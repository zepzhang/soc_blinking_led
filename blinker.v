==> flow/design.v <==
module blinker (
    input clk,
    input [3:0] delay,
    output reg [9:0] led,
    input reset,
    input pause
);
reg [23:0] count = 24'b0;
reg [4:0] pos = 5'b00000;
reg running = 1'b1;
always @(pos) begin
    case (pos)
        5'b00000: led <= 10'b0000000001;
        5'b00001: led <= 10'b0000000010;
        5'b00010: led <= 10'b0000000100;
        5'b00011: led <= 10'b0000001000;
        5'b00100: led <= 10'b0000010000;
        5'b00101: led <= 10'b0000100000;
		  5'b00110: led <= 10'b0001000000;
		  5'b00111: led <= 10'b0010000000;
		  5'b01000: led <= 10'b0100000000;
		  5'b01001: led <= 10'b1000000000;
        5'b01010: led <= 10'b0100000000;
        5'b01011: led <= 10'b0010000000;
        5'b01100: led <= 10'b0001000000;
        5'b01101: led <= 10'b0000100000;
        5'b01110: led <= 10'b0000010000;
		  5'b01111: led <= 10'b0000001000;
		  5'b10000: led <= 10'b0000000100;
		  5'b10001: led <= 10'b0000000010;
        default: led <= 10'b0;
    endcase
end
always @(posedge clk) begin
    if (reset) begin
        count <= 24'b0;
        pos <= 5'b00000;
        running <= 1'b1;
    end else if (pause) begin
        running <= !running;
    end else if (running) begin
        if (count == 24'b0) begin
            count <= {delay, 20'b0};
            if (pos == 5'b10001)
                pos <= 5'b00000;
            else
                pos <= pos + 1'b1;
        end else begin
            count <= count - 1'b1;
        end
    end
end
endmodule
From RTL to reports: blinker
The steps from the RTL of blinker to its reports follow in flow order.
Line numbers count from 1 in the design file above.
Operators: Yosys type, input widths -> output width; for muxes data width and select width s.
Library cell names are shortened.
A cell with -- has no value.
- top module: blinker
- clock: clk
- library: sky130hd
- timing corner: tt_025C_1v80

Elaborated design
Counts by Yosys on the flattened word-level netlist (proc, flatten, opt, wreduce; memories kept). Register bits leave out memories and registers merged into their read ports (data or address); mux counts leave out enables and synchronous resets folded into registers. Print and check cells are left out. Cells with the same type and inputs are merged into one.
Memory sizes are those after Yosys's memory passes, which may raise the word count (mostly to a power of two), join words into wider ones and drop unused or constant bits.
- noted register bits after elaboration: 30
- noted memory bits (read-only): 320
- memories at 1
- noted input port bits: 7
- output and inout port bits at 10
- $add $sub $neg: 2
- equal/unequal tests at 1
- muxes and demuxes at 2
- bitwise gates (word level) at 1
- reductions and logical operators: 4
- memories (name ; depth ; bits a word ; read ports ; wr ports ; RTL line ; RTL):
    (name not given) ; 32 ; 10 ; 1 ; 0 ; 12 ; case (pos)
- operator list (kind ; count):
    $sub 24x1->24 const B ; 1
    $logic_not 24->1 ; 1
    $mux 24 ; 1
    $add 5x1->5 const B ; 1
    $eq 5x5->1 const B ; 1
    $mux 5 ; 1
    $reduce_and 3->1 ; 1
    $reduce_and 2->1 ; 1
    $not 1->1 ; 1
    $logic_not 1->1 ; 1

Longest topological paths
Depth = most cells in a row (Yosys ltp): at word level without a register or memory, in the mapped netlist without a sequential cell, where the memories' decode and read muxes count.
- depth after elaboration: 2
- ABC_AREA: 0
- mapped depth: 8
- depth with buffers taken out at 7

Synthesis result
Yosys stat after the flow's synthesis: flattened, memories mapped to cells. It holds for the ABC_AREA given above (unset counts as 0); a run with the other value may have another netlist.
- cells by type (cell type ; count ; total area (um2)):
    dfxtp_1 ; 30 ; 600.576
    nor2_1 ; 31 ; 116.362
    ha_1 ; 8 ; 100.096
    xor2_1 ; 8 ; 70.067
    a21oi_1 ; 12 ; 60.058
    nand2_1 ; 15 ; 56.304
    nor3_1 ; 11 ; 55.053
    xnor2_1 ; 6 ; 52.55
    mux2i_1 ; 5 ; 50.048
    or3_1 ; 7 ; 43.792
    nor4_4 ; 2 ; 42.541
    nand3_1 ; 8 ; 40.038
    nor4_1 ; 6 ; 37.536
    a32o_1 ; 3 ; 30.029
    inv_1 ; 8 ; 30.029
    nor4b_1 ; 3 ; 26.275
    nand2b_1 ; 4 ; 25.024
    nand4_1 ; 4 ; 25.024
Other cell types: 24; their cells: 40.
- standard cells after synthesis at 211
- mapped area at 1765.4 um2
- area of sequential cells: 600.6 um2
- flip-flops at 30
- buffers at 8

Timing after synthesis
Source: OpenSTA report_checks on the synthesized netlist (no wires, ideal clock, input and output delay 20% of the period each), path of least setup slack; recovery checks are left aside. Register names are those of the netlist, which keeps one name where synthesis merged equal registers.
- kind: register to register
- from: register count[15]
- to: register count[3]
- noted period: 2550 ps
- library setup time at 117 ps
- launch time at the first pin: 0 ps
- arrival at 2051 ps
- setup slack at 381 ps
- noted delay of the path: 2168 ps
- stages on the path: 6
- path buffers at 0
- synthesis period reached: 2169 ps
"delay of the path" is the arrival time less input delay plus setup time.
"stages on the path" counts driving pins, that of a launching flip-flop among them; a cell with two outputs on the path counts twice.
"synthesis period reached" is the clock period less the worst setup slack; recovery checks do not enter. This is arithmetic on one report: input and output delays are still those of the set period (20% each).
Between the ends stands the longest chain of elaborated cells between them, by number of cells; it is not shown to be the way that was timed. Of several equally long chains one is given.
A line is the first line of the expression or statement that the cell stems from. Yosys adds cells for indexed reads and writes and turns some case tables into memories.
A register here has more assigning lines than the two given.
- path through: dfxtp_1 -> or4_4 -> or4_4 -> nor3_4 -> o21ai_1 -> a32o_1
- noted length of the longest elaborated chain: 2
- ends and longest elaborated chain, after synthesis (element ; RTL line ; RTL):
    start, declared ; 8 ; reg [23:0] count = 24'b0;
    start, assigned ; 43 ; count <= {delay, 20'b0};
    start, assigned ; 49 ; count <= count - 1'b1;
    $logic_not 24->1 ; 42 ; if (count == 24'b0) begin
    $mux 24 ; 42 ;
    end, assigned ; 43 ;
    end, assigned ; 49 ;
    end, declared ; 8 ;

Timing after layout
Path of least setup slack in the final report of stored run 2 (OpenROAD, finished layout, wires in). Where an end is a register, its clock arrival counts in the times.
The path's times are printed in steps of 10 ps; the period is the one set.
- kind: register to output
- from: register pos[0]
- to: output port led[1]
- noted period: 3440 ps
- launch time at the first pin: 280 ps
- arrival at 1930 ps
- setup slack at 820 ps
- stages on the path: 5
- path buffers at 1
Between the ends stands the longest chain of elaborated cells between them, by number of cells; it is not shown to be the way that was timed. Of several equally long chains one is given.
A memory read counts as a cell of the chain, while the word-level depth stops at memories.
A register here has more assigning lines than the two given.
- path through: dfxtp_1 -> ha_1 -> inv_1 -> nor3_1 -> clkdlybuf4s50_1
- noted length of the longest elaborated chain: 1
- ends and longest elaborated chain, post-layout (element ; RTL line ; RTL):
    start, declared ; 9 ; reg [4:0] pos = 5'b00000;
    start, assigned ; 37 ; pos <= 5'b00000;
    start, assigned ; 47 ; pos <= pos + 1'b1;
    $mem_v2 32x10 ; 12 ; case (pos)
    end, declared ; 4 ; output reg [9:0] led,

Wiki page: blinker / flow data

Module blinker, platform sky130hd: 2 stored runs of the flow (Yosys, OpenROAD) with differing settings, in no particular order. Input and output delays are each 20% of the period that was set; the output load is 0.01 pF.
By "overall power" is meant OpenSTA's value without simulated activity: inputs other than the clock are taken to toggle once in ten clock periods, and the tool carries that through the logic.

Stored run 1
Settings were period_ns = 2.42; CORE_UTILIZATION = 38; SETUP_SLACK_MARGIN = 0.55; PLACE_DENSITY = 0.58; CELL_PAD_IN_SITES_GLOBAL_PLACEMENT = 3; CELL_PAD_IN_SITES_DETAIL_PLACEMENT = 2; TNS_END_PERCENT = 30; ABC_AREA = 1; GPL_TIMING_DRIVEN = 0; CTS_CLUSTER_DIAMETER = 220; SLEW_MARGIN = 35; CAP_MARGIN = 20; CORE_MARGIN = 2
- did not finish, placement stopped with GPL-0301

Stored run 2
Settings were period_ns = 3.44; CORE_UTILIZATION = 39; SETUP_SLACK_MARGIN = 0.19; PLACE_DENSITY_LB_ADDON = 0.23; CELL_PAD_IN_SITES_GLOBAL_PLACEMENT = 0; TNS_END_PERCENT = 45; CTS_CLUSTER_SIZE = 83; CTS_CLUSTER_DIAMETER = 116; SLEW_MARGIN = 30; MIN_ROUTING_LAYER = met2; MAX_ROUTING_LAYER = met5; CAP_MARGIN = 20; CORE_MARGIN = 2
- noted the area of the synthesized netlist: 1765.4 um2
- full die area: 5080.8 um2
- noted the standard-cell area after routing: 2057.0 um2
- noted the post-route utilization: 0.472
- noted the smallest setup slack: 823 ps
- noted the final setup TNS: 0 ps
- worst hold slack in the final report at 504 ps
- overall power at 1735 uW
