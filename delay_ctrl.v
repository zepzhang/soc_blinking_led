==> flow/design.v <==
module delay_ctrl (
    input clk,
    input reset,
    input faster,
    input slower,
    output [3:0] delay,
    input write,
    input [7:0] writedata
);
reg [3:0] delay_intern = 4'b1000;
assign delay = delay_intern;
always @(posedge clk) begin
    if (reset)
        delay_intern <= 4'b1000;
    else if (write)
        delay_intern <= writedata[3:0];
    else if (faster && delay_intern != 4'b0001)
        delay_intern <= delay_intern - 1'b1; 
    else if (slower && delay_intern != 4'b1111)
        delay_intern <= delay_intern + 1'b1;
end
endmodule
* From RTL to reports: delay_ctrl
The steps from the RTL of delay_ctrl to its reports follow in flow order.
Line numbers count from 1 in the design file above.
Operators carry their Yosys type and port widths (W data, S select, Z words).
The mark - stands for no value.
- Top :: delay_ctrl
- Clock :: clk
- Standard-cell library :: sky130hd
- Timing corner :: tt_025C_1v80

* Word-level counts
Counts by Yosys on the flattened word-level netlist (proc, flatten, opt, wreduce; memories kept). Register bits leave out memories and registers merged into their read ports (data or address). Print and check cells are left out. Cells with the same type and inputs are merged into one.
- Clocked read ports x word width :: 0
- Cells after elaboration :: 11
- Memories kept :: 0
- RAM bits :: 0
- Bits of input ports :: 13
- Bits in latches :: 0
- Output and inout bits :: 4
- Bits in read-only memories :: 0
- Flip-flop bits (word level) :: 4
- Bitwise gates (word level) :: 0
- $lt $le $gt $ge :: 0
- Divide/modulo/power cells :: 0
- Multiplexer cells :: 3
- Eq/ne operators :: 2
- Multiply operators :: 0
- Reduce/logical cells :: 3
- Shift operators :: 0
- $add $sub $neg :: 2
** Operator list (number)
- $mux W4 :: 3
- $add A4 B1 Y4 const B :: 1
- $sub A4 B1 Y4 const B :: 1
- $ne A4 B1 Y1 const B :: 1
- $ne A4 B4 Y1 const B :: 1
- $reduce_bool A3 Y1 :: 1
- $logic_and A1 B1 Y1 :: 2

* Longest topological paths
Longest topological path by Yosys (ltp), each cell counted once; first at word level (registers and memories cut), then after technology mapping (sequential cells cut; the memories' decode and read muxes count).
- Depth in word-level cells :: 5
- ABC_AREA :: 0
- Mapped depth :: 6
- Gate-level depth less buffers :: 6

* Synthesis result
Source: synth_stat.txt of the flow (Yosys; design flattened, memories mapped). It holds for the ABC_AREA given above (unset counts as 0); a run with the other value may have another netlist.
The area totals of this step are shown rounded.
** Cell types
- sky130_fd_sc_hd__dfxtp_1 :: number 4, total area 80.077 sq um
- sky130_fd_sc_hd__ha_1 :: number 3, total area 37.536 sq um
- sky130_fd_sc_hd__inv_1 :: number 5, total area 18.768 sq um
- sky130_fd_sc_hd__nor3_1 :: number 3, total area 15.014 sq um
- sky130_fd_sc_hd__nor3b_1 :: number 2, total area 15.014 sq um
- sky130_fd_sc_hd__o21ai_0 :: number 3, total area 15.014 sq um
- sky130_fd_sc_hd__and4b_4 :: number 1, total area 13.763 sq um
- sky130_fd_sc_hd__and4b_2 :: number 1, total area 11.261 sq um
- sky130_fd_sc_hd__buf_6 :: number 1, total area 11.261 sq um
- sky130_fd_sc_hd__or3_4 :: number 1, total area 11.261 sq um
- sky130_fd_sc_hd__a21oi_1 :: number 2, total area 10.01 sq um
- sky130_fd_sc_hd__nor4bb_1 :: number 1, total area 10.01 sq um
- sky130_fd_sc_hd__o311a_1 :: number 1, total area 10.01 sq um
- sky130_fd_sc_hd__a2111oi_0 :: number 1, total area 8.758 sq um
- sky130_fd_sc_hd__a311oi_1 :: number 1, total area 8.758 sq um
- sky130_fd_sc_hd__and2b_2 :: number 1, total area 8.758 sq um
- sky130_fd_sc_hd__nor4b_1 :: number 1, total area 8.758 sq um
- sky130_fd_sc_hd__o32ai_1 :: number 1, total area 8.758 sq um
Not listed: further types 15, cells in them 17.
- Mapped cells :: 50
- Buffers :: 2
- Mapped area :: 410 sq um
- Flip-flops :: 4
- Sequential area :: 80 sq um

* Path before layout
Path of least setup slack by OpenSTA after synthesis, without wires, with an ideal clock, recovery checks aside; 20% of the period is set as input and as output delay. Where synthesis merged equal registers, the netlist keeps one of their names.
- Path type :: reg-to-reg
- Start :: reg delay_intern[1]
- End :: reg delay_intern[3]
- Required time :: 2.238 ns
- Time at the first pin :: 0.000 ns
- Period :: 2.36 ns
- Library setup time :: 0.122 ns
- Slack :: 0.418 ns
- Stages :: 7
- Arrival :: 1.820 ns
- Delay of the path :: 1.942 ns
- Buffers on the path :: 0
- Synthesis period reached :: 1.942 ns
"delay of the path" = arrival - input delay + setup time.
"stages" counts driving pins, that of a launching flip-flop among them; a cell with two outputs on the path counts twice.
"synthesis period reached" is the clock period less the worst setup slack; recovery checks do not enter. This is arithmetic on one report: input and output delays are still those of the set period (20% each).
The rows between start and end are the longest chain of elaborated cells between them; the timing report does not say that the signal goes this way. Where chains are equally long, one stands for them.
A line is the first line of the expression or statement that the cell stems from. Yosys adds cells for indexed reads and writes and turns some case tables into memories.
A register here has more assigning lines than the two given.
- Cell sequence :: sky130_fd_sc_hd__dfxtp_1 > sky130_fd_sc_hd__inv_1 > sky130_fd_sc_hd__ha_1 > sky130_fd_sc_hd__nor4b_1 > sky130_fd_sc_hd__or3_4 > sky130_fd_sc_hd__or4_1 > sky130_fd_sc_hd__o311a_1
- Length of the longest elaborated chain :: 5
- Elaborated cells between the ends (all ways) :: 10
- RTL lines with such cells :: 5
- Those cells by class :: 2 x add/sub; 2 x eq/ne; 3 x mux; 3 x reduce/logical
** Ends and longest elaborated chain, after synthesis
- start: declaration :: line 10 : reg [3:0] delay_intern = 4'b1000;
- start: assignment :: line 16 : delay_intern <= writedata[3:0];
- start: assignment :: line 18 : delay_intern <= delay_intern - 1'b1;
- $ne A4 B4 Y1 :: line 19 : else if (slower && delay_intern != 4'b1111)
- $logic_and A1 B1 Y1 :: line 19
- $mux W4 :: line 19
- $mux W4 :: line 17 : else if (faster && delay_intern != 4'b0001)
- $mux W4 :: line 15 : else if (write)
- end: assignment :: line 16
- end: assignment :: line 18
- end: declaration :: line 10

* Path in the finished layout
Path of least setup slack in the final report of run 2 (OpenROAD, finished layout, wires in). Where an end is a register, its clock arrival counts in the times.
- Path type :: input-to-reg
- Start :: in faster
- End :: reg delay_intern[3]
- Library setup time :: 0.12 ns
- Stages :: 5
- External input delay :: 0.60 ns
- Time at the first pin :: 0.60 ns
- Arrival :: 2.48 ns
- Slack :: 0.65 ns
- Required time :: 3.13 ns
- Period :: 3.01 ns
- Buffers on the path :: 1
The rows between start and end are the longest chain of elaborated cells between them; the timing report does not say that the signal goes this way. Where chains are equally long, one stands for them.
A register here has more assigning lines than the two given.
- Cell sequence :: sky130_fd_sc_hd__clkdlybuf4s50_1 > sky130_fd_sc_hd__and4b_4 > sky130_fd_sc_hd__or3_4 > sky130_fd_sc_hd__or4_1 > sky130_fd_sc_hd__o311a_1
- Length of the longest elaborated chain :: 3
- Elaborated cells between the ends (all ways) :: 4
- RTL lines with such cells :: 2
- Those cells by class :: 2 x mux; 2 x reduce/logical
** Ends and longest elaborated chain, post-layout
- start: declaration :: line 4 : input faster,
- $logic_and A1 B1 Y1 :: line 17 : else if (faster && delay_intern != 4'b0001)
- $mux W4 :: line 17
- $mux W4 :: line 15 : else if (write)
- end: assignment :: line 16 : delay_intern <= writedata[3:0];
- end: assignment :: line 18 : delay_intern <= delay_intern - 1'b1;
- end: declaration :: line 10 : reg [3:0] delay_intern = 4'b1000;

Data sheet: physical implementation of delay_ctrl

Settings and measured results of 2 stored flow runs for module delay_ctrl (sky130hd), not sorted in any way. The constraints put input and output delay at 20% of the set period each and load the outputs with 0.01 pF.
"reached clock period": clock period set for the run, less the worst setup slack. It is reckoned from that one timing run; input and output delays stay at 20% of the period that was set.
"time used up by the worst setup path": the worst setup path's part of the clock period (all of it between registers, 20% less for each end at a port) less its slack. A launch clock that arrives late makes it longer, a capture clock that arrives late makes it shorter.
"total power of the final layout" is the tool's figure for a default switching activity; nothing was simulated.
Values from the reports are rounded here.

** Run 1
- Settings :: period_ns=2.24; CORE_UTILIZATION=58; SETUP_SLACK_MARGIN=0.52; PLACE_DENSITY_LB_ADDON=0.29; CORE_ASPECT_RATIO=0.66; CELL_PAD_IN_SITES_GLOBAL_PLACEMENT=2; TNS_END_PERCENT=55; CTS_CLUSTER_DIAMETER=48; SLEW_MARGIN=15; MIN_ROUTING_LAYER=met2; CAP_MARGIN=20; CORE_MARGIN=2
- Outcome :: no final report: floorplanning broke off with PDN-0185

** Run 2
- Settings :: period_ns=3.01; CORE_UTILIZATION=26; SETUP_SLACK_MARGIN=0.38; CORE_MARGIN=2; CELL_PAD_IN_SITES_GLOBAL_PLACEMENT=0; GPL_TIMING_DRIVEN=1; CAP_MARGIN=20; SLEW_MARGIN=20
- Summed negative setup slack :: 0.000 ns
- Reached clock period :: 2.359 ns
- Total power of the final layout :: 200 µW
- Time used up by the worst setup path :: 1.76 ns
- Worst setup path type :: input-to-reg
- Standard-cell area after layout :: 560 sq um
- Utilization :: 37 %
- Smallest setup slack :: 0.65 ns
- Full die area :: 1,900 sq um
- Worst hold slack in the final report :: 0.63 ns
- Synthesis area :: 410 sq um
